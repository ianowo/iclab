==> flow/design.v <==
module STA(
	rst_n,
	clk,
	in_valid,
	delay,
	source,
	destination,
	out_valid,
	worst_delay,
	path
);
input				rst_n, clk, in_valid;
input		[3:0]	delay;
input		[3:0]	source;
input		[3:0]	destination;
output reg			out_valid;
output reg	[7:0]	worst_delay;
output reg	[3:0]	path;
integer i,j;
reg [5:0] counter;
reg [3:0] delay_list[0:15];
reg [3:0] in_degree_next[0:15];
reg [3:0] in_degree[0:15];
reg adjacent_list[0:15][0:15];
reg [15:0] visited_list_next;
reg [15:0] visited_list;
reg [7:0] calculate_delay[0:15];
reg [3:0] calculate_delay_parent[0:15];
reg [3:0] cur_node;
reg path_flag;
wire cur_node_adjacent;
assign cur_node_adjacent = adjacent_list[cur_node][0] & adjacent_list[cur_node][1] & adjacent_list[cur_node][2] & adjacent_list[cur_node][3] & adjacent_list[cur_node][4] & adjacent_list[cur_node][5] & adjacent_list[cur_node][6] & adjacent_list[cur_node][7] & adjacent_list[cur_node][8] & adjacent_list[cur_node][9] & adjacent_list[cur_node][10] & adjacent_list[cur_node][11] & adjacent_list[cur_node][12] & adjacent_list[cur_node][13] & adjacent_list[cur_node][14] & adjacent_list[cur_node][15];
always @(posedge clk or negedge rst_n) begin
	if(!rst_n) begin
		counter <= 6'b0;
	end
	else if(in_valid) begin
		counter <= counter + 1;
	end
	else if(!out_valid)begin
		counter <= counter;
	end
	else begin
		counter <= 6'd0;
	end
end
always @(posedge clk or negedge rst_n) begin
	if(!rst_n) begin
		for(i = 0;i < 16;i = i + 1) begin
			delay_list[i] <= 4'd0;
		end
	end
	else if(in_valid & (!counter[4])) begin
		delay_list[counter] <= delay;
	end
end
always @(posedge clk) begin
	if(in_valid) begin
		in_degree[source] <= in_degree[source] + 1;
	end
	else if(counter[5] & (!(&visited_list))) begin  
		for(i = 0;i < 16;i = i + 1) begin
			in_degree[i] <= in_degree_next[i];
		end
	end
	else begin
		for(i = 0;i < 16;i = i + 1) begin
			in_degree[i] <= 4'd0;
		end
	end
end
always @(*) begin
	for(i = 0;i < 16;i = i + 1) begin
		in_degree_next[i] = in_degree[i];
	end
	if(counter[5] & (!(&visited_list))) begin  
		for(i = 0;i < 16;i = i + 1) begin
			if(adjacent_list[cur_node][i]) begin
				in_degree_next[i] = in_degree[i] - 1;
			end
		end
	end
end
always @(posedge clk) begin
	if(in_valid) begin
		adjacent_list[destination][source] <= 1'b1;
		calculate_delay[0] <= 8'b11111111;
		calculate_delay[1] <= 8'd0;
		calculate_delay[2] <= 8'b11111111;
		calculate_delay[3] <= 8'b11111111;
		calculate_delay[4] <= 8'b11111111;
		calculate_delay[5] <= 8'b11111111;
		calculate_delay[6] <= 8'b11111111;
		calculate_delay[7] <= 8'b11111111;
		calculate_delay[8] <= 8'b11111111;
		calculate_delay[9] <= 8'b11111111;
		calculate_delay[10] <= 8'b11111111;
		calculate_delay[11] <= 8'b11111111;
		calculate_delay[12] <= 8'b11111111;
		calculate_delay[13] <= 8'b11111111;
		calculate_delay[14] <= 8'b11111111;
		calculate_delay[15] <= 8'b11111111;
		for(i = 0;i < 16;i = i + 1) begin
			calculate_delay_parent[i] <= 4'd0;
		end
	end
	else if(counter[5] & (!(&visited_list_next))) begin  
		for(i = 0;i < 16;i = i + 1) begin
			if(adjacent_list[cur_node][i]) begin
				calculate_delay[i] <= ((calculate_delay[i] < (calculate_delay[cur_node] + delay_list[i])) || (&calculate_delay[i]))? calculate_delay[cur_node] + delay_list[i]: calculate_delay[i];
				calculate_delay_parent[i] <= ((calculate_delay[i] < (calculate_delay[cur_node] + delay_list[i])) || (&calculate_delay[i]))? cur_node: calculate_delay_parent[i];
			end 
			else begin
				calculate_delay[i] <= calculate_delay[i];
				calculate_delay_parent[i] <= calculate_delay_parent[i];
			end
			adjacent_list[cur_node][i] <= 1'b0;
		end
	end
	else begin
		for(i = 0;i < 16;i = i + 1) begin
			for(j = 0;j < 16;j = j + 1) begin
				adjacent_list[i][j] <= 1'b0;
			end
		end
	end
end
always @(*) begin
	visited_list_next = visited_list;
	if(counter[5] & (!(&visited_list))) begin
		visited_list_next[cur_node] = 1'b1;
	end
	else if(&visited_list) begin
		visited_list_next = visited_list;
	end
	else begin
		visited_list_next = 16'd0;
	end
end
always @(posedge clk or negedge rst_n) begin
	if(!rst_n) begin
		visited_list <= 16'd0;
	end
	else if(counter[5] & (!(&visited_list))) begin
		visited_list <= visited_list_next;
	end
	else if(cur_node == 4'd1) begin
		visited_list <= 16'd0;
	end
	else begin
		visited_list <= visited_list_next;
	end
end
always @(posedge clk) begin
	if(in_valid) begin
		cur_node <= 4'd1;
	end
	else if(counter[5] & (!(&visited_list_next))) begin
		case(1)
			(!in_degree_next[0]) & (!visited_list_next[0]): cur_node <= 4'd0;
			(!in_degree_next[2]) & (!visited_list_next[2]): cur_node <= 4'd2;
			(!in_degree_next[3]) & (!visited_list_next[3]): cur_node <= 4'd3;
			(!in_degree_next[4]) & (!visited_list_next[4]): cur_node <= 4'd4;
			(!in_degree_next[5]) & (!visited_list_next[5]): cur_node <= 4'd5;
			(!in_degree_next[6]) & (!visited_list_next[6]): cur_node <= 4'd6;
			(!in_degree_next[7]) & (!visited_list_next[7]): cur_node <= 4'd7;
			(!in_degree_next[8]) & (!visited_list_next[8]): cur_node <= 4'd8;
			(!in_degree_next[9]) & (!visited_list_next[9]): cur_node <= 4'd9;
			(!in_degree_next[10]) & (!visited_list_next[10]): cur_node <= 4'd10;
			(!in_degree_next[11]) & (!visited_list_next[11]): cur_node <= 4'd11;
			(!in_degree_next[12]) & (!visited_list_next[12]): cur_node <= 4'd12;
			(!in_degree_next[13]) & (!visited_list_next[13]): cur_node <= 4'd13;
			(!in_degree_next[14]) & (!visited_list_next[14]): cur_node <= 4'd14;
			(!in_degree_next[15]) & (!visited_list_next[15]): cur_node <= 4'd15;
			default: cur_node <= cur_node;
		endcase
	end
	else if(&visited_list_next) begin
		cur_node <= calculate_delay_parent[cur_node];
	end
	else begin
		cur_node <= 4'd1;
	end
end
always @(*) begin  
	if(&visited_list_next) begin
		out_valid = 1'b1;
		worst_delay = (cur_node)? 4'd0:calculate_delay[0] + delay_list[1];
		path = cur_node;
	end
	else begin
		out_valid = 1'b0;
		worst_delay = 8'd0;
		path = 4'd0;
	end
end
endmodule
---- Step by step through the tools: STA ----
Tool output for the design above, in the order of the flow.
Lines are those of the file above, counted from 1.
Operators: Yosys type, input widths -> output width; for muxes data width and select width s.
Cell names lack the library's common part.
A cell with - has no value.
design
  design top .............................. STA
  clock input ............................. clk
  library ................................. sky130hd
  corner .................................. tt_025C_1v80

---- Word-level counts ----
Yosys after proc, flatten, opt, wreduce and memory -nomap, before mapping. Print and check cells are not counted.
Yosys's memory passes give these memory sizes; they may raise the number of words (mostly to a power of two), join words into wider ones and drop unused or constant bits.
word-level totals
  flip-flop bits (word level) ............. 282
  input port bits ......................... 15
  output and inout port bits .............. 13
  memory bits (writable) .................. 320
  memories kept ........................... 2
  word-level cells ........................ 488
memories
  memory         words  width  RTL line  RTL
  adjacent_list  256    1      24        reg adjacent_list[0:15][0:15];
  in_degree      16     4      23        reg [3:0] in_degree[0:15];
operators by class
  shift operators ......................... 1
  bitwise logic cells ..................... 24
  add/sub/neg operators ................... 52
  reduce/logical cells .................... 104
  order comparisons ....................... 16
  equal/unequal tests ..................... 46
  muxes and demuxes ....................... 192
operators by type and width
  kind                    number
  $mux 8                  87
  $mux 4                  84
  $add 8x4->8             18
  $lt 8x8->1              16
  $reduce_and 8->1        16
  $pmux 8 s16             1
  $mux 16                 5
  $logic_not 4->1         17
  $sub 4x1->4 const B     16
  $eq 4x4->1 const B      16
  $add 8x4->8 const B     8
  $pmux 4 s16             1
  $reduce_and 3->1        16
  $reduce_and 16->1       2
  $reduce_and 2->1        16
  $eq 4x3->1 const B      8
  $add 8x3->8 const B     4
  $and 1x1->1             18
  $logic_not 1->1         18
  $logic_or 1x1->1        16
  $shift 1x5->16 const A  1
  $ne 16x1->1 const B     1
  $and 16x16->16          1
  $or 16x16->16           1
  $not 16->16             1
  $eq 4x2->1 const B      4
  $add 8x2->8 const B     2
  $eq 1x1->1 const A      15
Not listed: further kinds 11, cells in them 26.

---- Logic depth ----
Depth = most cells in a row (Yosys ltp): at word level without a register or memory, in the mapped netlist without a sequential cell, where the memories' decode and read muxes count.
depth
  depth after elaboration ................. 27
  ABC_AREA ................................ 0
  mapped depth ............................ 28
  gate-level depth less buffers ........... 23

---- After synthesis ----
Source: synth_stat.txt of the flow (Yosys; design flattened, memories mapped). It holds for the ABC_AREA given above (unset counts as 0); a run with the other value may have another netlist.
mapped netlist
  sequential part of the area ............. 12842.3 um^2
  mapped area ............................. 33973.8 um^2
  standard cells after synthesis .......... 3691
  buffers ................................. 221
  flip-flops .............................. 606
cells by type
  cell type  number  total area (um^2)
  dfxtp_1    492     9.85E+03
  ha_1       207     2.59E+03
  dfrtp_1    86      2.15E+03
  nor2_1     531     1.99E+03
  mux4_2     85      1.91E+03
  a21oi_1    298     1491.43
  mux2i_1    127     1.27E+03
  o21ai_0    210     1.05E+03
  edfxtp_1   28      840.806
  nand2_1    212     795.763
  xor2_1     83      726.947
  a21o_1     95      713.184
  mux2_2     57      641.866
  and2_0     74      462.944
  clkbuf_1   121     454.186
  a22oi_1    60      450.432
  xnor2_1    49      429.162
  inv_1      99      371.606
Not listed: further types 72, cells in them 777.

---- Worst setup path after synthesis ----
OpenSTA on the mapped netlist: ideal clock, no wires. The path of least setup slack (recovery checks aside). Input and output delay are each 20% of the period. Register names are those of the netlist, which keeps one name where synthesis merged equal registers.
path post-synthesis
  path type ............................... register to register
  start point ............................. register cur_node[0]
  end point ............................... register calculate_delay[6][0]
  time at the first pin ................... 0.000 ns
  arrival time ............................ 7.090 ns
  slack ................................... 0.481 ns
  data required time ...................... 7.571 ns
  setup time .............................. 0.129 ns
  path buffers ............................ 4
  clock period ............................ 7.7 ns
  driving pins on the path ................ 24
  path delay .............................. 7.219 ns
  period reached after synthesis .......... 7.219 ns
"path delay" is the arrival time less input delay plus setup time.
"driving pins on the path" counts driving pins, that of a launching flip-flop among them; a cell with two outputs on the path counts twice.
"period reached after synthesis" is the clock period less the worst setup slack; recovery checks do not enter. This is arithmetic on one report: input and output delays are still those of the set period (20% each).
The rows between start and end are the longest chain of elaborated cells between them; the timing report does not say that the signal goes this way. Where chains are equally long, one stands for them.
Each line given opens the expression or statement behind the cell; cells for indexed reads and writes are added by Yosys, which also makes memories of some case tables.
A register here has more assigning lines than the two given.
on the way, post-synthesis
  cell sequence ........................... dfxtp_1 > clkbuf_1 > inv_1 > clkbuf_1 > ha_1 > nor3b_1 > clkbuf_1 > a22o_1 > a221oi_1 > nand4_1 > a21boi_0 > inv_1 > fa_1 > ha_1 > a21o_1 > a21o_1 > a21o_1 > a21o_1 > a21o_1 > a211o_1 > a211oi_2 > buf_2 > mux2i_1 > nand2_1
  length of the longest elaborated chain .. 15
  elaborated cells between the ends (all ways) .. 35
  classes of those cells .................. add/sub: 3; compare: 1; eq/ne: 15; shift: 1; mux: 5; logic: 4; reduce/logical: 5; memory: 1
RTL lines, path post-synthesis
  what               RTL line  RTL
  from (decl)        29        reg [3:0] cur_node;
  from (assign)      175       default: cur_node <= cur_node;
  from (assign)      179       cur_node <= calculate_delay_parent[cur_node];
  $neg 4->5          131       visited_list_next[cur_node] = 1'b1;
  $shift 1x5->16     131
  $not 16->16        131
  $and 16x16->16     131
  $or 16x16->16      131
  $mux 16            130       if(counter[5] & (!(&visited_list))) begin
  $reduce_and 16->1  107       else if(counter[5] & (!(&visited_list_next))) begin
  $logic_not 1->1    107
  $and 1x1->1        107
  $mux 8             107
  $mux 8             85        if(in_valid) begin
  $add 8x4->8        110       calculate_delay[i] <= ((calculate_delay[i] < (calculate_delay[cur_node] + delay_list[i])) || (&calculate_delay ...
  $lt 8x8->1         110
  $logic_or 1x1->1   110
  $reduce_and 3->1   -
  to (assign)        110
  to (assign)        114       calculate_delay[i] <= calculate_delay[i];
  to (decl)          27        reg [7:0] calculate_delay[0:15];

---- Path in the finished layout ----
Path of least setup slack in the final report of stored run 2 (OpenROAD, finished layout, wires in). Where an end is a register, its clock arrival counts in the times.
path after layout
  path type ............................... register to output
  start point ............................. register cur_node[0]
  end point ............................... output worst_delay[3]
  slack ................................... 0.80 ns
  time at the first pin ................... 0.60 ns
  path buffers ............................ 1
  data required time ...................... 6.65 ns
  clock period ............................ 8.31 ns
  arrival time ............................ 5.84 ns
  output delay ............................ 1.66 ns
  driving pins on the path ................ 12
The rows between start and end are the longest chain of elaborated cells between them; the timing report does not say that the signal goes this way. Where chains are equally long, one stands for them.
A register here has more assigning lines than the two given.
on the way, after layout
  cell sequence ........................... dfxtp_2 > inv_1 > ha_1 > inv_1 > nand2_1 > o31a_1 > or4_4 > nor4b_4 > and4_1 > nand3_1 > nor3_1 > clkdlybuf4s50_1
  length of the longest elaborated chain .. 8
  elaborated cells between the ends (all ways) .. 10
  classes of those cells .................. add/sub: 1; shift: 1; mux: 3; logic: 3; reduce/logical: 2
RTL lines, path after layout
  what               RTL line  RTL
  from (decl)        29        reg [3:0] cur_node;
  from (assign)      175       default: cur_node <= cur_node;
  from (assign)      179       cur_node <= calculate_delay_parent[cur_node];
  $neg 4->5          131       visited_list_next[cur_node] = 1'b1;
  $shift 1x5->16     131
  $not 16->16        131
  $and 16x16->16     131
  $or 16x16->16      131
  $mux 16            130       if(counter[5] & (!(&visited_list))) begin
  $reduce_and 16->1  186       if(&visited_list_next) begin
  $mux 8             186
  to (decl)          17        output reg [7:0] worst_delay;

==> results <==
Settings and measured results of 2 stored flow runs for module STA (sky130hd), not sorted in any way. The constraints put input and output delay at 20% of the set period each and load the outputs with 0.01 pF.
"achieved clock period (ns)": clock period set for the run, less the worst setup slack. It is reckoned from that one timing run; input and output delays stay at 20% of the period that was set.
"worst setup path time (ns)" = time allowed to the worst setup path (clock period - input delay - output delay, where it has them) - its slack; a late launch clock adds to it, a late capture clock takes from it.
"finish__power__total" rests on the timing tool's default activity at the inputs, not on a simulated workload.

Flow files of stored run 1
==> flow/run.sh <==
#!/bin/bash
# the make line also repeats the synthesis and layout settings of config.mk as NAME=value (left out here)
make -C /OpenROAD-flow-scripts/flow DESIGN_CONFIG=/design/flow/config.mk WORK_HOME=/design/flow/orfs CLKGATE_MAP_FILE= finish
==> flow/config.mk <==
export PLATFORM = sky130hd
export DESIGN_NAME = STA
export DESIGN_NICKNAME = STA
export VERILOG_FILES = /design/flow/design.v
export SDC_FILE = /design/flow/constraint.sdc
export NUM_CORES = 4
export LEC_CHECK = 0
export CAP_MARGIN = 20
export CELL_PAD_IN_SITES_DETAIL_PLACEMENT = 1
export CELL_PAD_IN_SITES_GLOBAL_PLACEMENT = 1
export CORE_ASPECT_RATIO = 0.81
export CORE_MARGIN = 2
export CORE_UTILIZATION = 68
export CTS_CLUSTER_SIZE = 84
export GPL_TIMING_DRIVEN = 0
export MAX_ROUTING_LAYER = met5
export MIN_ROUTING_LAYER = met2
export PLACE_DENSITY = 0.8
export SLEW_MARGIN = 30
==> flow/constraint.sdc <==
create_clock -name core_clock -period 5.01 [get_ports {clk}]
set_input_delay 1.0020 -clock core_clock [delete_from_list [all_inputs] [get_ports {clk}]]
set_output_delay 1.0020 -clock core_clock [all_outputs]
set_load 0.01 [all_outputs]

report of stored run 1: did not finish, place, DPL-0033

Flow files of stored run 2
==> flow/run.sh <==
#!/bin/bash
# the make line also repeats the synthesis and layout settings of config.mk as NAME=value (left out here)
make -C /OpenROAD-flow-scripts/flow DESIGN_CONFIG=/design/flow/config.mk WORK_HOME=/design/flow/orfs CLKGATE_MAP_FILE= finish
==> flow/config.mk <==
export PLATFORM = sky130hd
export DESIGN_NAME = STA
export DESIGN_NICKNAME = STA
export VERILOG_FILES = /design/flow/design.v
export SDC_FILE = /design/flow/constraint.sdc
export NUM_CORES = 4
export LEC_CHECK = 0
export CAP_MARGIN = 20
export CORE_MARGIN = 2
export CORE_UTILIZATION = 65
export SLEW_MARGIN = 20
==> flow/constraint.sdc <==
create_clock -name core_clock -period 8.31 [get_ports {clk}]
set_input_delay 1.6620 -clock core_clock [delete_from_list [all_inputs] [get_ports {clk}]]
set_output_delay 1.6620 -clock core_clock [all_outputs]
set_load 0.01 [all_outputs]

report of stored run 2
yosys chip area after synthesis (um^2): 33973.8
finish__design__die__area: 54112.1
finish__design__instance__area__stdcell: 37048.0
finish__design__instance__utilization: 0.7192
finish__timing__setup__ws: 0.803
finish__timing__setup__tns: 0.000
finish__timing__hold__ws: 0.463
finish__power__total: 8.910e-03
achieved clock period (ns): 7.507
worst setup path time (ns): 5.84
worst setup path kind: register to output
