==> flow/design.v <==
    module MAZE(
    input clk,
    input rst_n,
	input in_valid,
	input [1:0] in,
    output reg out_valid,
    output reg [1:0] out
);
reg [1:0] graph[0:18][0:18];
parameter [1:0] ROAD = 2'b00, WALL = 2'b01, SWORD = 2'b10, MONSTER = 2'b11;
parameter [1:0] MOVE_RIGHT = 2'b00, MOVE_DOWN = 2'b01, MOVE_LEFT = 2'b10, MOVE_UP = 2'b11;
reg P_cur;
reg P_next;
parameter S_IDLE = 1'd0, S_DELETE_ROAD = 1'd1;
wire data_in_available;
reg delete_flag_counter;
wire reach_endpoint;
wire move_with_sword;
reg sword_available;
reg [4:0] counter_i_move,counter_j_move;
integer i,j;
assign data_in_available = (P_cur == S_IDLE) & in_valid;
assign reach_endpoint = (counter_i_move == 5'd17) & (counter_j_move == 5'd17);
assign move_with_sword = (sword_available);
always @(posedge clk or negedge rst_n) begin
    if(!rst_n) P_cur <= S_IDLE;
    else P_cur <= P_next;
end
always @(*) begin 
    if(!rst_n) P_next = S_IDLE;
    else begin
        case (P_cur)
        S_IDLE:
            if((counter_i_move == 5'd17) & (counter_j_move == 5'd17)) P_next = S_DELETE_ROAD;
            else if(in_valid) P_next = S_IDLE;
            else P_next = S_IDLE;
        S_DELETE_ROAD:
            if((counter_i_move == 5'd17) & (counter_j_move == 5'd17)) P_next = S_IDLE;
            else P_next = S_DELETE_ROAD;
        default: P_next = S_IDLE;
        endcase
    end
end
always @(posedge clk) begin
    if(data_in_available) begin
        graph[counter_i_move][counter_j_move] <= in;
        for(i = 0;i < 19;i = i + 1) begin
            graph[i][0] <= 2'b01;
            graph[i][18] <= 2'b01;
        end
        for(j = 1;j < 18;j = j + 1) begin
            graph[0][j] <= 2'b01;
            graph[18][j] <= 2'b01;
        end
    end
    else begin
        for(j = 2;j < 18;j = j + 1) begin
            if(!graph[1][j]) begin
                casez({graph[1][j-1], graph[1][j+1], graph[2][j]})
                    6'b0101??,6'b01??01,6'b??0101: begin
                        graph[1][j] <= 2'd1;
                    end
                    default: begin
                        graph[1][j] <= graph[1][j];
                    end
                endcase
            end
        end
        for(i = 2;i < 17;i = i + 1) begin
            if(!graph[i][1]) begin
                casez({graph[i-1][1], graph[i][2], graph[i+1][1]})
                    6'b0101??,6'b01??01,6'b??0101: begin
                        graph[i][1] <= 2'd1;
                    end
                    default: begin
                        graph[i][1] <= graph[i][1];
                    end
                endcase
            end
        end 
        for(i = 2;i < 17;i = i + 1) begin
            for(j = 2;j < 17;j = j + 1) begin
                if(!graph[i][j]) begin
                    casez({graph[i][j-1], graph[i-1][j], graph[i][j+1], graph[i+1][j]})
                        8'b010101??,8'b0101??01,8'b01??0101,8'b??010101: begin
                            graph[i][j] <= 2'd1;
                        end
                        default: begin
                            graph[i][j] <= graph[i][j];
                        end
                    endcase
                end
            end
        end
        for(i = 2;i < 17;i = i + 1) begin
            if(!graph[i][17]) begin
                casez({graph[i-1][17], graph[i][16], graph[i+1][17]})
                    6'b0101??,6'b01??01,6'b??0101: begin
                        graph[i][17] <= 2'd1;
                    end
                    default: begin
                        graph[i][17] <= graph[i][17];
                    end
                endcase
            end
        end 
        for(j = 1;j < 17;j = j + 1) begin
            if(!graph[17][j]) begin
                casez({graph[17][j-1], graph[16][j], graph[17][j+1]})
                    6'b0101??,6'b01??01,6'b??0101: begin
                        graph[17][j] <= 2'd1;
                    end
                    default: begin
                        graph[17][j] <= graph[17][j];
                    end
                endcase
            end
        end 
    end
end
always @(posedge clk or negedge rst_n) begin
    if(!rst_n) begin
        counter_i_move <= 5'd1;
        counter_j_move <= 5'd1;
        sword_available <= 1'b0;
        out <= 2'd0;
        out_valid <= 1'b0;
    end
    else if(data_in_available) begin
        if((counter_j_move == 5'd17) & (counter_i_move == 5'd17)) begin
            counter_i_move <= 5'd1;
            counter_j_move <= 5'd1;
            if(graph[1][1] == SWORD) begin
                sword_available <= 1'b1;
            end
            else begin
                sword_available <= 1'b0;
            end
        end
        else if(counter_j_move == 5'd17) begin
            counter_i_move <= counter_i_move + 1;
            counter_j_move <= 5'd1;
        end 
        else begin
            counter_i_move <= counter_i_move;
            counter_j_move <= counter_j_move + 1;
        end
    end
    else if((P_cur == S_DELETE_ROAD) & (!reach_endpoint)) begin
        if(move_with_sword) begin
            if(out == MOVE_RIGHT) begin
                if((graph[counter_i_move - 1][counter_j_move] != WALL)) begin  
                    counter_i_move <= counter_i_move - 1;
                    counter_j_move <= counter_j_move;
                    sword_available <= sword_available;
                    out <= MOVE_UP; 
                    out_valid <= 1'b1;
                end
                else if((graph[counter_i_move][counter_j_move + 1] != WALL)) begin  
                    counter_i_move <= counter_i_move;
                    counter_j_move <= counter_j_move + 1;
                    sword_available <= sword_available;
                    out <= MOVE_RIGHT; 
                    out_valid <= 1'b1;
                end
                else if((graph[counter_i_move + 1][counter_j_move] != WALL)) begin  
                    counter_i_move <= counter_i_move + 1;
                    counter_j_move <= counter_j_move;
                    sword_available <= sword_available;
                    out <= MOVE_DOWN; 
                    out_valid <= 1'b1;
                end
                else begin  
                    counter_i_move <= counter_i_move;
                    counter_j_move <= counter_j_move - 1;
                    sword_available <= sword_available;
                    out <= MOVE_LEFT; 
                    out_valid <= 1'b1;
                end
            end
            else if(out == MOVE_DOWN) begin
                if((graph[counter_i_move][counter_j_move + 1] != WALL)) begin  
                    counter_i_move <= counter_i_move;
                    counter_j_move <= counter_j_move + 1;
                    sword_available <= sword_available;
                    out <= MOVE_RIGHT; 
                    out_valid <= 1'b1;
                end
                else if((graph[counter_i_move + 1][counter_j_move] != WALL)) begin  
                    counter_i_move <= counter_i_move + 1;
                    counter_j_move <= counter_j_move;
                    sword_available <= sword_available;
                    out <= MOVE_DOWN; 
                    out_valid <= 1'b1;
                end
                else if((graph[counter_i_move][counter_j_move - 1] != WALL)) begin  
                    counter_i_move <= counter_i_move;
                    counter_j_move <= counter_j_move - 1;
                    sword_available <= sword_available;
                    out <= MOVE_LEFT; 
                    out_valid <= 1'b1;
                end
                else begin  
                    counter_i_move <= counter_i_move - 1;
                    counter_j_move <= counter_j_move;
                    sword_available <= sword_available;
                    out <= MOVE_UP; 
                    out_valid <= 1'b1;
                end
            end
            else if(out == MOVE_LEFT) begin
                if((graph[counter_i_move + 1][counter_j_move] != WALL)) begin  
                    counter_i_move <= counter_i_move + 1;
                    counter_j_move <= counter_j_move;
                    sword_available <= sword_available;
                    out <= MOVE_DOWN; 
                    out_valid <= 1'b1;
                end
                else if((graph[counter_i_move][counter_j_move - 1] != WALL)) begin  
                    counter_i_move <= counter_i_move;
                    counter_j_move <= counter_j_move - 1;
                    sword_available <= sword_available;
                    out <= MOVE_LEFT; 
                    out_valid <= 1'b1;
                end
                else if((graph[counter_i_move - 1][counter_j_move] != WALL)) begin  
                    counter_i_move <= counter_i_move - 1;
                    counter_j_move <= counter_j_move;
                    sword_available <= sword_available;
                    out <= MOVE_UP; 
                    out_valid <= 1'b1;
                end
                else begin  
                    counter_i_move <= counter_i_move;
                    counter_j_move <= counter_j_move + 1;
                    sword_available <= sword_available;
                    out <= MOVE_RIGHT; 
                    out_valid <= 1'b1;
                end
            end
            else begin  
                if((graph[counter_i_move][counter_j_move - 1] != WALL)) begin  
                    counter_i_move <= counter_i_move;
                    counter_j_move <= counter_j_move - 1;
                    sword_available <= sword_available;
                    out <= MOVE_LEFT; 
                    out_valid <= 1'b1;
                end
                else if((graph[counter_i_move - 1][counter_j_move] != WALL)) begin  
                    counter_i_move <= counter_i_move - 1;
                    counter_j_move <= counter_j_move;
                    sword_available <= sword_available;
                    out <= MOVE_UP; 
                    out_valid <= 1'b1;
                end
                else if((graph[counter_i_move][counter_j_move + 1] != WALL)) begin  
                    counter_i_move <= counter_i_move;
                    counter_j_move <= counter_j_move + 1;
                    sword_available <= sword_available;
                    out <= MOVE_RIGHT; 
                    out_valid <= 1'b1;
                end
                else begin  
                    counter_i_move <= counter_i_move + 1;
                    counter_j_move <= counter_j_move;
                    sword_available <= sword_available;
                    out <= MOVE_DOWN; 
                    out_valid <= 1'b1;
                end
            end
        end
        else begin
            if(out == MOVE_RIGHT) begin
                if((graph[counter_i_move - 1][counter_j_move] == ROAD) | (graph[counter_i_move - 1][counter_j_move] == SWORD)) begin  
                    counter_i_move <= counter_i_move - 1;
                    counter_j_move <= counter_j_move;
                    sword_available <= (graph[counter_i_move - 1][counter_j_move] == SWORD)?1'b1:sword_available;
                    out <= MOVE_UP; 
                    out_valid <= 1'b1;
                end
                else if((graph[counter_i_move][counter_j_move + 1] == ROAD) | (graph[counter_i_move][counter_j_move + 1] == SWORD)) begin  
                    counter_i_move <= counter_i_move;
                    counter_j_move <= counter_j_move + 1;
                    sword_available <= (graph[counter_i_move][counter_j_move + 1] == SWORD)?1'b1:sword_available;
                    out <= MOVE_RIGHT; 
                    out_valid <= 1'b1;
                end
                else if((graph[counter_i_move + 1][counter_j_move] == ROAD) | (graph[counter_i_move + 1][counter_j_move] == SWORD)) begin  
                    counter_i_move <= counter_i_move + 1;
                    counter_j_move <= counter_j_move;
                    sword_available <= (graph[counter_i_move + 1][counter_j_move] == SWORD)?1'b1:sword_available;
                    out <= MOVE_DOWN; 
                    out_valid <= 1'b1;
                end
                else begin  
                    counter_i_move <= counter_i_move;
                    counter_j_move <= counter_j_move - 1;
                    sword_available <= sword_available;
                    out <= MOVE_LEFT; 
                    out_valid <= 1'b1;
                end
            end
            else if(out == MOVE_DOWN) begin
                if((graph[counter_i_move][counter_j_move + 1] == ROAD) | (graph[counter_i_move][counter_j_move + 1] == SWORD)) begin  
                    counter_i_move <= counter_i_move;
                    counter_j_move <= counter_j_move + 1;
                    sword_available <= (graph[counter_i_move][counter_j_move + 1] == SWORD)?1'b1:sword_available;
                    out <= MOVE_RIGHT; 
                    out_valid <= 1'b1;
                end
                else if((graph[counter_i_move + 1][counter_j_move] == ROAD) | (graph[counter_i_move + 1][counter_j_move] == SWORD)) begin  
                    counter_i_move <= counter_i_move + 1;
                    counter_j_move <= counter_j_move;
                    sword_available <= (graph[counter_i_move + 1][counter_j_move] == SWORD)?1'b1:sword_available;
                    out <= MOVE_DOWN; 
                    out_valid <= 1'b1;
                end
                else if((graph[counter_i_move][counter_j_move - 1] == ROAD) | (graph[counter_i_move][counter_j_move - 1] == SWORD)) begin  
                    counter_i_move <= counter_i_move;
                    counter_j_move <= counter_j_move - 1;
                    sword_available <= (graph[counter_i_move][counter_j_move - 1] == SWORD)?1'b1:sword_available;
                    out <= MOVE_LEFT; 
                    out_valid <= 1'b1;
                end
                else begin  
                    counter_i_move <= counter_i_move - 1;
                    counter_j_move <= counter_j_move;
                    sword_available <= sword_available;
                    out <= MOVE_UP; 
                    out_valid <= 1'b1;
                end
            end
            else if(out == MOVE_LEFT) begin
                if((graph[counter_i_move + 1][counter_j_move] == ROAD) | (graph[counter_i_move + 1][counter_j_move] == SWORD)) begin  
                    counter_i_move <= counter_i_move + 1;
                    counter_j_move <= counter_j_move;
                    sword_available <= (graph[counter_i_move + 1][counter_j_move] == SWORD)?1'b1:sword_available;
                    out <= MOVE_DOWN; 
                    out_valid <= 1'b1;
                end
                else if((graph[counter_i_move][counter_j_move - 1] == ROAD) | (graph[counter_i_move][counter_j_move - 1] == SWORD)) begin  
                    counter_i_move <= counter_i_move;
                    counter_j_move <= counter_j_move - 1;
                    sword_available <= (graph[counter_i_move][counter_j_move - 1] == SWORD)?1'b1:sword_available;
                    out <= MOVE_LEFT; 
                    out_valid <= 1'b1;
                end
                else if((graph[counter_i_move - 1][counter_j_move] == ROAD) | (graph[counter_i_move - 1][counter_j_move] == SWORD)) begin  
                    counter_i_move <= counter_i_move - 1;
                    counter_j_move <= counter_j_move;
                    sword_available <= (graph[counter_i_move - 1][counter_j_move] == SWORD)?1'b1:sword_available;
                    out <= MOVE_UP; 
                    out_valid <= 1'b1;
                end
                else begin  
                    counter_i_move <= counter_i_move;
                    counter_j_move <= counter_j_move + 1;
                    sword_available <= sword_available;
                    out <= MOVE_RIGHT; 
                    out_valid <= 1'b1;
                end
            end
            else begin  
                if((graph[counter_i_move][counter_j_move - 1] == ROAD) | (graph[counter_i_move][counter_j_move - 1] == SWORD)) begin  
                    counter_i_move <= counter_i_move;
                    counter_j_move <= counter_j_move - 1;
                    sword_available <= (graph[counter_i_move][counter_j_move - 1] == SWORD)?1'b1:sword_available;
                    out <= MOVE_LEFT; 
                    out_valid <= 1'b1;
                end
                else if((graph[counter_i_move - 1][counter_j_move] == ROAD) | (graph[counter_i_move - 1][counter_j_move] == SWORD)) begin  
                    counter_i_move <= counter_i_move - 1;
                    counter_j_move <= counter_j_move;
                    sword_available <= (graph[counter_i_move - 1][counter_j_move] == SWORD)?1'b1:sword_available;
                    out <= MOVE_UP; 
                    out_valid <= 1'b1;
                end
                else if((graph[counter_i_move][counter_j_move + 1] == ROAD) | (graph[counter_i_move][counter_j_move + 1] == SWORD)) begin  
                    counter_i_move <= counter_i_move;
                    counter_j_move <= counter_j_move + 1;
                    sword_available <= (graph[counter_i_move][counter_j_move + 1] == SWORD)?1'b1:sword_available;
                    out <= MOVE_RIGHT; 
                    out_valid <= 1'b1;
                end
                else begin  
                    counter_i_move <= counter_i_move + 1;
                    counter_j_move <= counter_j_move;
                    sword_available <= sword_available;
                    out <= MOVE_DOWN; 
                    out_valid <= 1'b1;
                end
            end
        end
    end
    else begin
        counter_i_move <= 5'd1;
        counter_j_move <= 5'd1;
        sword_available <= 1'b0;
        out <= 2'd0;
        out_valid <= 1'b0;
    end
end
endmodule
### Step by step through the tools: MAZE

What the tools print for MAZE, step after step.
Line numbers count from 1 in the design file above.
Operators: Yosys type, input widths -> output width; for muxes data width and select width s.
Library cell names are shortened.
Not given: -

* design top: MAZE
* clock: clk
* standard-cell library: sky130hd
* library corner: tt_025C_1v80

### Word level

Yosys after proc, flatten, opt, wreduce and memory -nomap, before mapping. Memory bits, and registers merged into a memory's read port (data or address), are not among the register bits. Print and check cells are not counted.
Yosys's memory passes give these memory sizes; they may raise the number of words (mostly to a power of two), join words into wider ones and drop unused or constant bits.

* bits in registers: 15
* elaborated cells: 5025
* RAM bits: 1024
* output and inout port bits: 3
* memories kept: 1

* equality and inequality tests: 1127
* reductions and logical operators: 582
* $add $sub $neg: 9
* multiply operators: 3
* bitwise gates (word level): 294
* mux-type cells: 3003

Memory list
* graph: depth 512, bits a word 2, line 9 `reg [1:0] graph[0:18][0:18];`

Operators with widths (count)
* $eq 6x5->1 const B: 900
* $mux 2: 1176
* $mux 1: 1755
* $reduce_or 4->1: 225
* $eq 4x3->1 const B: 183
* $logic_not 2->1: 292
* $mux 5: 70
* $or 1x1->1: 290
* $reduce_or 3->1: 62
* $ne 6x6->1 const B: 9
* $mul 6x6->9 const B: 1
* $ne 7x7->1 const B: 7
* $mul 5x5->9 const B: 1
* $mul 6x5->9 const B: 1
* $reduce_and 15->1: 2
* $add 9x5->9: 3
* $ne 6x5->1 const B: 4
* $ne 7x5->1 const B: 3
* $ne 7x3->1 const B: 2
* $eq 2x2->1 const B: 6
* $add 5x1->6 const B: 2
* $sub 5x1->6 const B: 2
* $ne 2x1->1 const B: 5
* $eq 5x5->1 const B: 2
* $ne 5x5->1 const B: 2
* $add 9x6->9: 1
* $add 9x9->9: 1
* $mux 9: 1

Not listed: further kinds 8, cells in them 10.

### Depth

Yosys ltp: most cells in a row. Word level: on the elaborated netlist, between registers, memories and ports. Mapped: between sequential cells and ports; inverters and the memories' decode and read muxes count.

* word-level depth: 11
* ABC_AREA: 0
* mapped depth: 29
* depth with buffers taken out: 26

### Mapped cells and area

Yosys stat after the flow's synthesis: flattened, memories mapped to cells. It holds for the ABC_AREA given above (unset counts as 0); a run with the other value may have another netlist.
The area totals of this step are shown rounded.

Cell types
* edfxtp_1: count 880, area in all 2.64E+04 sq um
* mux4_2: count 839, area in all 1.89E+04 sq um
* nand2b_1: count 485, area in all 3034.16 sq um
* mux2i_1: count 303, area in all 3.03E+03 sq um
* dfxtp_1: count 144, area in all 2.88E+03 sq um
* and2_1: count 428, area in all 2.68E+03 sq um
* nand2_1: count 522, area in all 1.96E+03 sq um
* o22ai_1: count 306, area in all 1.91E+03 sq um
* or3_1: count 293, area in all 1.83E+03 sq um
* maj3_1: count 177, area in all 1.77E+03 sq um
* nor2b_1: count 262, area in all 1.64E+03 sq um
* nor2_1: count 391, area in all 1.47E+03 sq um
* a21oi_1: count 252, area in all 1261.21 sq um
* clkbuf_1: count 315, area in all 1.18E+03 sq um
* ha_1: count 81, area in all 1.01E+03 sq um
* mux2_2: count 89, area in all 1E+03 sq um
* a22oi_1: count 131, area in all 983.443 sq um
* o21ai_0: count 167, area in all 835.802 sq um

Other cell types: 92; their cells: 1242.

* flip-flop cells: 1039
* cells in the netlist: 7307
* buffer cells: 580
* mapped area: 84000 sq um

### Worst setup path after synthesis

Path of least setup slack by OpenSTA after synthesis, without wires, with an ideal clock, recovery checks aside; 20% of the period is set as input and as output delay. Where synthesis merged equal registers, the netlist keeps one of their names.

* path type: reg-to-reg
* start: register counter_i_move[0]
* end: register counter_j_move[1]
* library setup time: 125 ps
* delay of the path: 6731 ps
* clock period: 7290 ps
* stages: 24
* data arrival time: 6606 ps
* path slack: 559 ps
* time at the first pin: 0 ps
* path buffers: 4
* period reached after synthesis: 6731 ps

"delay of the path" is the arrival time less input delay plus setup time.
"stages": output pins that drive a net of the path, with the launching flip-flop's if there is one; two outputs of one cell count as two.
"period reached after synthesis" = period - worst setup slack (recovery checks aside). The figure is calculated, with input and output delays left at 20% of the set period.
The rows between start and end are the longest chain of elaborated cells between them; the timing report does not say that the signal goes this way. Where chains are equally long, one stands for them.
Each line given opens the expression or statement behind the cell; cells for indexed reads and writes are added by Yosys, which also makes memories of some case tables.
The chain passes a memory read, where the word-level depth is cut; so it can be longer than that depth.
At most two assigning lines are given for a register; there are more.

* cell sequence: dfstp_2 inv_1 ha_1 inv_1 ha_1 ha_1 ha_1 fa_1 buf_2 buf_2 buf_1 mux4_2 mux4_2 and3_1 a2111o_1 o2111ai_1 o21ai_1 nand2b_1 clkbuf_1 nand2_1 nor4_1 a2111o_1 a211o_4 mux2_4
* length of the longest elaborated chain: 15

Ends and longest elaborated chain, post-synthesis
* start: declaration: line 20 `reg [4:0] counter_i_move,counter_j_move;`
* start: assignment: line 141 `counter_i_move <= counter_i_move + 1;`
* start: assignment: line 145 `counter_i_move <= counter_i_move;`
* $sub 5x1->6: line 348 `else if((graph[counter_i_move - 1][counter_j_move] == ROAD) | (graph[counter_i_move - 1][counter_j_move] == SW ...`
* $mul 6x6->9: line 348
* $add 9x5->9: line 348
* $mem_v2 512x2: line 9 `reg [1:0] graph[0:18][0:18];`
* $logic_not 2->1: line 348
* $or 1x1->1: line 348
* $mux 5: line 348
* $mux 5: line 341 `else if((graph[counter_i_move][counter_j_move - 1] == ROAD) | (graph[counter_i_move][counter_j_move - 1] == SW ...`
* $mux 5: line 334 `if((graph[counter_i_move + 1][counter_j_move] == ROAD) | (graph[counter_i_move + 1][counter_j_move] == SWORD)) ...`
* $mux 5: line 333 `else if(out == MOVE_LEFT) begin`
* $mux 5: line 303 `else if(out == MOVE_DOWN) begin`
* $mux 5: line 273 `if(out == MOVE_RIGHT) begin`
* $mux 5: line 150 `if(move_with_sword) begin`
* $mux 5: line 149 `else if((P_cur == S_DELETE_ROAD) & (!reach_endpoint)) begin`
* $mux 5: line 129 `else if(data_in_available) begin`
* end: assignment: line 146 `counter_j_move <= counter_j_move + 1;`
* end: assignment: line 154 `counter_j_move <= counter_j_move;`
* end: declaration: line 20

### Timing after layout

Path of least setup slack in the final report of flow run B (OpenROAD, finished layout, wires in). Where an end is a register, its clock arrival counts in the times.
The path's times are printed in steps of 10 ps; the period is the one set.

* path type: reg-to-reg
* start: register counter_i_move[0]
* end: register counter_i_move[4]
* path slack: 2370 ps
* time at the first pin: 820 ps
* stages: 22
* library setup time: 110 ps
* path buffers: 1
* clock period: 11500 ps
* data arrival time: 9840 ps

The rows between start and end are the longest chain of elaborated cells between them; the timing report does not say that the signal goes this way. Where chains are equally long, one stands for them.
The chain passes a memory read, where the word-level depth is cut; so it can be longer than that depth.
At most two assigning lines are given for a register; there are more.

* cell sequence: dfstp_2 inv_1 ha_1 inv_1 ha_1 ha_1 fa_1 ha_1 or2_2 a21oi_1 or2_2 buf_4 mux4_2 a2bb2oi_1 and4_1 nor4_2 mux2i_4 nand2_1 nor3_1 a211o_1 or4b_1 mux2_4
* length of the longest elaborated chain: 15

Ends and longest elaborated chain, post-layout
* start: declaration: line 20 `reg [4:0] counter_i_move,counter_j_move;`
* start: assignment: line 141 `counter_i_move <= counter_i_move + 1;`
* start: assignment: line 145 `counter_i_move <= counter_i_move;`
* $sub 5x1->6: line 348 `else if((graph[counter_i_move - 1][counter_j_move] == ROAD) | (graph[counter_i_move - 1][counter_j_move] == SW ...`
* $mul 6x6->9: line 348
* $add 9x5->9: line 348
* $mem_v2 512x2: line 9 `reg [1:0] graph[0:18][0:18];`
* $logic_not 2->1: line 348
* $or 1x1->1: line 348
* $mux 5: line 348
* $mux 5: line 341 `else if((graph[counter_i_move][counter_j_move - 1] == ROAD) | (graph[counter_i_move][counter_j_move - 1] == SW ...`
* $mux 5: line 334 `if((graph[counter_i_move + 1][counter_j_move] == ROAD) | (graph[counter_i_move + 1][counter_j_move] == SWORD)) ...`
* $mux 5: line 333 `else if(out == MOVE_LEFT) begin`
* $mux 5: line 303 `else if(out == MOVE_DOWN) begin`
* $mux 5: line 273 `if(out == MOVE_RIGHT) begin`
* $mux 5: line 150 `if(move_with_sword) begin`
* $mux 5: line 149 `else if((P_cur == S_DELETE_ROAD) & (!reach_endpoint)) begin`
* $mux 5: line 129 `else if(data_in_available) begin`
* end: assignment: line 141
* end: assignment: line 145
* end: declaration: line 20

Hand-over note for MAZE

2 stored runs of MAZE in the flow (synthesis by Yosys, layout by OpenROAD, sky130hd cells), in arbitrary order. Constraints: input delay and output delay 20% of the set period each, output load 0.01 pF.
"reached clock period" means the clock period less the worst setup slack. The figure is calculated, with input and output delays left at 20% of the set period.
"critical path time" means the part of the period allowed to the worst setup path (the constraints hold back 20% at inputs and 20% at outputs) less its slack; where the path has registers, the arrival times of their clocks count too.
"critical path time" is known to 10 ps.
The results are shown rounded.

### Flow run A

==> flow/run.sh <==
#!/bin/bash
# the make line also repeats the synthesis and layout settings of config.mk as NAME=value (left out here)
make -C /OpenROAD-flow-scripts/flow DESIGN_CONFIG=/design/flow/config.mk WORK_HOME=/design/flow/orfs CLKGATE_MAP_FILE= finish
==> flow/config.mk <==
export PLATFORM = sky130hd
export DESIGN_NAME = MAZE
export DESIGN_NICKNAME = MAZE
export VERILOG_FILES = /design/flow/design.v
export SDC_FILE = /design/flow/constraint.sdc
export NUM_CORES = 4
export LEC_CHECK = 0
export ABC_AREA = 0
export CAP_MARGIN = 35
export CORE_ASPECT_RATIO = 0.77
export CORE_MARGIN = 2
export CORE_UTILIZATION = 54
export CTS_CLUSTER_SIZE = 58
export GPL_ROUTABILITY_DRIVEN = 1
export GPL_TIMING_DRIVEN = 0
export MAX_ROUTING_LAYER = met4
export PLACE_DENSITY = 0.45
export SETUP_SLACK_MARGIN = 0.9
export SLEW_MARGIN = 20
==> flow/constraint.sdc <==
create_clock -name core_clock -period 6.76 [get_ports {clk}]
set_input_delay 1.3520 -clock core_clock [delete_from_list [all_inputs] [get_ports {clk}]]
set_output_delay 1.3520 -clock core_clock [all_outputs]
set_load 0.01 [all_outputs]

Outcome of flow run A: incomplete, routing halted on GRT-0116

### Flow run B

==> flow/run.sh <==
#!/bin/bash
# the make line also repeats the synthesis and layout settings of config.mk as NAME=value (left out here)
make -C /OpenROAD-flow-scripts/flow DESIGN_CONFIG=/design/flow/config.mk WORK_HOME=/design/flow/orfs CLKGATE_MAP_FILE= finish
==> flow/config.mk <==
export PLATFORM = sky130hd
export DESIGN_NAME = MAZE
export DESIGN_NICKNAME = MAZE
export VERILOG_FILES = /design/flow/design.v
export SDC_FILE = /design/flow/constraint.sdc
export NUM_CORES = 4
export LEC_CHECK = 0
export CAP_MARGIN = 20
export CORE_ASPECT_RATIO = 1.29
export CORE_MARGIN = 2
export CORE_UTILIZATION = 29
export CTS_CLUSTER_SIZE = 93
export GPL_ROUTABILITY_DRIVEN = 1
export PLACE_DENSITY_LB_ADDON = 0.07
export SETUP_SLACK_MARGIN = -0.49
export SLEW_MARGIN = 20
export TNS_END_PERCENT = 65
==> flow/constraint.sdc <==
create_clock -name core_clock -period 11.5 [get_ports {clk}]
set_input_delay 2.3000 -clock core_clock [delete_from_list [all_inputs] [get_ports {clk}]]
set_output_delay 2.3000 -clock core_clock [all_outputs]
set_load 0.01 [all_outputs]

Results of flow run B:
- Area of the synthesized netlist: 84,000 sq um
- Die size: 290,000 sq um
- Standard-cell area of the final layout: 92,000 sq um
- Utilization in the final report: 32%
- Smallest setup slack: 2,400 ps
- Total negative slack on setup checks: 0 ps
- Worst hold slack in the final report: 440 ps
- Reached clock period: 9,135 ps
- Critical path time: 9,130 ps
- Worst path kind: reg-to-reg

End of note.
