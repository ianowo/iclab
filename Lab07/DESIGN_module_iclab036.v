==> flow/design.v <==
module CLK_1_MODULE (
    clk,
    rst_n,
    in_valid,
    seed_in,
    out_idle,
    out_valid,
    seed_out,
    clk1_handshake_flag1,
    clk1_handshake_flag2,
    clk1_handshake_flag3,
    clk1_handshake_flag4
);
input clk;
input rst_n;
input in_valid;
input [31:0] seed_in;
input out_idle;
output reg out_valid;
output reg [31:0] seed_out;
input clk1_handshake_flag1;
input clk1_handshake_flag2;
output clk1_handshake_flag3;
output clk1_handshake_flag4;
always @(posedge clk or negedge rst_n) begin
    if(!rst_n) begin
        out_valid <= 1'b0;
        seed_out <= 32'b0;
    end
    else if(in_valid & out_idle) begin
        out_valid <= 1'b1;
        seed_out <= seed_in;
    end
    else begin
        out_valid <= 1'b0;
    end
end
endmodule
module CLK_2_MODULE (
    clk,
    rst_n,
    in_valid,
    fifo_full,
    seed,
    out_valid,
    rand_num,
    busy,
    handshake_clk2_flag1,
    handshake_clk2_flag2,
    handshake_clk2_flag3,
    handshake_clk2_flag4,
    clk2_fifo_flag1,
    clk2_fifo_flag2,
    clk2_fifo_flag3,
    clk2_fifo_flag4
);
input clk;
input rst_n;
input in_valid;
input fifo_full;
input [31:0] seed;
output reg out_valid;
output reg [31:0] rand_num;
output reg busy;
input handshake_clk2_flag1;
input handshake_clk2_flag2;
output handshake_clk2_flag3;
output handshake_clk2_flag4;
output reg clk2_fifo_flag1;
input clk2_fifo_flag2;
output clk2_fifo_flag3;
output clk2_fifo_flag4;
reg [31:0] sl_a,sl_b,sl_c,sl_d,random_val;
reg [7:0] counter;
reg busy_delay;
reg busy_delay2;
reg counter_255_flag;
assign busy = busy_delay2;
always @(*) begin
    sl_a = (busy)? rand_num:seed;
    sl_b = sl_a ^ (sl_a << 13);
    sl_c = sl_b ^ (sl_b >> 17);
    sl_d = sl_c ^ (sl_c << 5);
end
always @(posedge clk or negedge rst_n) begin
    if(!rst_n) begin
        random_val <= 32'b0;
    end
    else if(fifo_full) begin
        random_val <= rand_num;
    end
    else begin
        random_val <= sl_d;
    end
end
always @(*) begin
    rand_num = random_val;
end
always @(posedge clk or negedge rst_n) begin
    if(!rst_n) begin
        busy_delay <= 1'b0;
        busy_delay2 <= 1'b0;
    end
    else begin
        busy_delay <= (|counter) | in_valid;
        busy_delay2 <= busy_delay;
    end
end
always @(*) begin
    if(busy & (!fifo_full)) begin
        out_valid = 1'b1;
    end
    else begin
        out_valid = 1'b0;
    end
end
always @(posedge clk or negedge rst_n) begin
    if(!rst_n) begin
        counter <= 8'b0;
    end
    else if(busy & (!fifo_full)) begin
        counter <= (counter_255_flag)? 8'b0:counter + 1;
    end
end
always @(posedge clk or negedge rst_n) begin
    if(!rst_n) begin
        counter_255_flag <= 1'b0;
    end
    else if(&counter) begin
        counter_255_flag <= 1'b1;
    end
    else if(in_valid) begin
        counter_255_flag <= 1'b0;
    end
end
endmodule
module CLK_3_MODULE (
    clk,
    rst_n,
    fifo_empty,
    fifo_rdata,
    fifo_rinc,
    out_valid,
    rand_num,
    fifo_clk3_flag1,
    fifo_clk3_flag2,
    fifo_clk3_flag3,
    fifo_clk3_flag4
);
input clk;
input rst_n;
input fifo_empty;
input [31:0] fifo_rdata;
output fifo_rinc;
output reg out_valid;
output reg [31:0] rand_num;
output fifo_clk3_flag1;
input fifo_clk3_flag2;
output fifo_clk3_flag3;
output fifo_clk3_flag4;
reg fifo_empty_delay;
reg out_flag;
assign fifo_rinc = (!fifo_empty);
assign fifo_clk3_flag1 = (fifo_empty) & fifo_empty_delay;
always @(posedge clk or negedge rst_n) begin
    if(!rst_n) begin
        fifo_empty_delay <= 1'b0;
    end
    else begin
        fifo_empty_delay <= !fifo_empty;
    end
end
always @(posedge clk or negedge rst_n) begin
    if(!rst_n) begin
        out_flag <= 1'b0;
    end
    else if(fifo_empty_delay)begin
        out_flag <= 1'b1;
    end
    else begin
        out_flag <= 1'b0;
    end
end
always @(*) begin
    if(out_flag) begin
        out_valid = 1'b1;
        rand_num = fifo_rdata;
    end
    else begin
        out_valid = 1'b0;
        rand_num = 32'b0;
    end
end
endmodule
# [From RTL to reports: CLK_2_MODULE]
# Tool output for the design above, in the order of the flow.
# Line numbers count from 1 in the design file above.
# Library cell names are shortened.
# The mark - stands for no value.
[design] top="CLK_2_MODULE" clk_port="clk" cell_library="sky130hd" corner="tt_025C_1v80"

# [Elaborated design]
# Source: Yosys, flattened and elaborated, memories not mapped. Widths are those after wreduce. Registers that Yosys merges into a memory's read port (data or address) are not register bits. Print and check cells do not count. Equal cells are merged and count once.
[op_classes] logic=5 n_mux=6 n_reduce_logical=4 n_addsub=1
[op_table] op="XOR 32 bit" count=2
[op_table] op="two-way mux 32 bit" count=2
[op_table] op="XOR 32 x 15 -> 32 bit" count=1
[op_table] op="adder 8 x 1 -> 8 bit (second input constant)" count=1
[op_table] op="AND reduction 8 bit" count=1
[op_table] op="OR reduction 8 bit" count=1
[op_table] op="two-way mux 8 bit" count=1
[op_table] op="two-way mux 1 bit" count=3
[op_table] op="nonzero test 2 bit" count=1
[op_table] op="bitwise AND 1 bit" count=1
[op_table] op="bitwise OR 1 bit" count=1
[op_table] op="zero test 1 bit" count=1
[bits] output_inout_bits=39 elab_cells=21 reg_bits=43 in_bits=39

# [Depth]
# Longest topological path by Yosys (ltp), each cell counted once; first at word level (registers and memories cut), then after technology mapping (sequential cells cut; the memories' decode and read muxes count).
[depth] depth_word=5 ABC_AREA=0 ltp_mapped=9

# [After synthesis]
# The flow's flattened synthesis, as Yosys stat reports it; memories are mapped. The netlist is that of the ABC_AREA named above (0 if unset); the other value can give another one.
# Totals and module areas in this step are rounded.
[mapped] sequential_area_um2=1080 yosys_area_um2=3230 cells=304 ffs=43
[by_type] type="dfrtp_1" count=43
[by_type] type="xnor2_1" count=47
[by_type] type="xor2_1" count=38
[by_type] type="mux2_2" count=20
[by_type] type="xnor3_1" count=7
[by_type] type="mux2i_1" count=14
[by_type] type="o21ai_0" count=19
[by_type] type="nand2_1" count=23
[by_type] type="mux2i_4" count=3
[by_type] type="a221o_1" count=5
[by_type] type="nor2_1" count=13
[by_type] type="xor3_1" count=2
[by_type] type="buf_4" count=6
[by_type] type="mux2i_2" count=3
[by_type] type="a21oi_1" count=8
[by_type] type="buf_6" count=3
[by_type] type="xor2_2" count=2
[by_type] type="nand2b_1" count=5
# Not listed: further types 20, cells in them 43.

# [Worst setup path after synthesis]
# Path of least setup slack by OpenSTA after synthesis, without wires, with an ideal clock, recovery checks aside; 20% of the period is set as input and as output delay. Where synthesis merged equal registers, the netlist keeps one of their names.
[synth_path] kind="register to register" start="reg busy_delay2" end="reg random_val[19]" setup_slack_ns=0.651 clock_period_ns=2.46 required_time_ns=2.334 t_arrival_ns=1.683 setup_ns=0.126 path_stages=7 path_delay_ns=1.809 path_buffers=2 period_less_setup_slack_ns=1.809
# "path_delay_ns" is the arrival time less input delay plus setup time.
# "path_stages" counts driving pins, that of a launching flip-flop among them; a cell with two outputs on the path counts twice.
# "period_less_setup_slack_ns" is the clock period less the worst setup slack; recovery checks do not enter. This is arithmetic on one report: input and output delays are still those of the set period (20% each).
# Between the ends stands the longest chain of elaborated cells between them, by number of cells; it is not shown to be the way that was timed. Of several equally long chains one is given.
# Each line given opens the expression or statement behind the cell; cells for indexed reads and writes are added by Yosys, which also makes memories of some case tables.
# A register here has more assigning lines than the two given.
[synth_between] cell_sequence="dfrtp_1 -> buf_6 -> buf_6 -> mux2i_1 -> xnor3_1 -> mux2i_1 -> a221o_1" elab_chain_len=5 cells_between=5 lines_between=5 classes_between="2 x mux; 3 x logic"
[synth_lines] item="from (decl)" line=76 rtl="reg busy_delay2;"
[synth_lines] item="from (assign)" line=102 rtl="busy_delay2 <= 1'b0;"
[synth_lines] item="from (assign)" line=106 rtl="busy_delay2 <= busy_delay;"
[synth_lines] item="two-way mux 32 bit" line=80 rtl="sl_a = (busy)? rand_num:seed;"
[synth_lines] item="XOR 32 bit" line=81 rtl="sl_b = sl_a ^ (sl_a << 13);"
[synth_lines] item="XOR 32 x 15 -> 32 bit" line=82 rtl="sl_c = sl_b ^ (sl_b >> 17);"
[synth_lines] item="XOR 32 bit" line=83 rtl="sl_d = sl_c ^ (sl_c << 5);"
[synth_lines] item="two-way mux 32 bit" line=89 rtl="else if(fifo_full) begin"
[synth_lines] item="to (assign)" line=90 rtl="random_val <= rand_num;"
[synth_lines] item="to (assign)" line=93 rtl="random_val <= sl_d;"
[synth_lines] item="to (decl)" line=73 rtl="reg [31:0] sl_a,sl_b,sl_c,sl_d,random_val;"

# [Timing after layout]
# Path of least setup slack in the final report of record 1 (OpenROAD, finished layout, wires in). Where an end is a register, its clock arrival counts in the times.
[layout_path] kind="register to register" start="reg busy_delay2" end="reg random_val[10]" path_buffers=2 required_time_ns=2.33 setup_slack_ns=0.32 path_stages=7 t_arrival_ns=2.01 clock_period_ns=2.15 setup_ns=0.11
# Between the ends stands the longest chain of elaborated cells between them, by number of cells; it is not shown to be the way that was timed. Of several equally long chains one is given.
# A register here has more assigning lines than the two given.
[layout_between] cell_sequence="dfrtp_2 -> buf_12 -> mux2i_4 -> buf_4 -> xnor3_1 -> mux2i_1 -> a221o_1" elab_chain_len=5 cells_between=5 lines_between=5 classes_between="2 x mux; 3 x logic"
[layout_lines] item="from (decl)" line=76 rtl="reg busy_delay2;"
[layout_lines] item="from (assign)" line=102 rtl="busy_delay2 <= 1'b0;"
[layout_lines] item="from (assign)" line=106 rtl="busy_delay2 <= busy_delay;"
[layout_lines] item="two-way mux 32 bit" line=80 rtl="sl_a = (busy)? rand_num:seed;"
[layout_lines] item="XOR 32 bit" line=81 rtl="sl_b = sl_a ^ (sl_a << 13);"
[layout_lines] item="XOR 32 x 15 -> 32 bit" line=82 rtl="sl_c = sl_b ^ (sl_b >> 17);"
[layout_lines] item="XOR 32 bit" line=83 rtl="sl_d = sl_c ^ (sl_c << 5);"
[layout_lines] item="two-way mux 32 bit" line=89 rtl="else if(fifo_full) begin"
[layout_lines] item="to (assign)" line=90 rtl="random_val <= rand_num;"
[layout_lines] item="to (assign)" line=93 rtl="random_val <= sl_d;"
[layout_lines] item="to (decl)" line=73 rtl="reg [31:0] sl_a,sl_b,sl_c,sl_d,random_val;"

==> results <==
Measured data: module CLK_2_MODULE, platform sky130hd, 2 stored runs of the flow under differing settings, order arbitrary. Input and output delays are each 20% of the period that was set; the output load is 0.01 pF.
"achieved clock period" = clock period - worst setup slack. The figure is calculated, with input and output delays left at 20% of the set period.
By "worst setup path time" is meant the share of the clock period that the worst setup path is allowed (20% is reserved at inputs, 20% at outputs), minus its slack. Clock arrival times at its registers enter into it.
"power": no workload was simulated; the value follows from the tool's default switching activity.
The results are shown rounded.
[record 1] settings: period_ns=2.15, CORE_UTILIZATION=50, SETUP_SLACK_MARGIN=0.45, PLACE_DENSITY_LB_ADDON=0.02, CORE_ASPECT_RATIO=1.13, GPL_ROUTABILITY_DRIVEN=1, CTS_CLUSTER_DIAMETER=367, CAP_MARGIN=0, MIN_ROUTING_LAYER=met1, CORE_MARGIN=2, SLEW_MARGIN=20
[record 1] result: chip area after synthesis (Yosys) 3230 um^2, die area 7130 um^2, standard-cell area of the final layout 5050 um^2, utilization 79.8%, worst setup slack after layout 0.317 ns, total negative slack 0.000 ns, power 9.73 mW, achieved clock period 1.833 ns, worst setup path time 1.83 ns, worst setup path kind register to register
[record 2] settings: period_ns=1.86, CORE_UTILIZATION=49, PLACE_DENSITY_LB_ADDON=0.13, CORE_ASPECT_RATIO=0.77, TNS_END_PERCENT=100, GPL_TIMING_DRIVEN=1, GPL_ROUTABILITY_DRIVEN=0, MAX_ROUTING_LAYER=met4, CAP_MARGIN=20, CORE_MARGIN=2, SLEW_MARGIN=20
[record 2] result: chip area after synthesis (Yosys) 3230 um^2, die area 7270 um^2, standard-cell area of the final layout 4580 um^2, utilization 73.2%, worst setup slack after layout 0.012 ns, total negative slack 0.000 ns, power 9.92 mW, achieved clock period 1.848 ns, worst setup path time 1.85 ns, worst setup path kind register to register
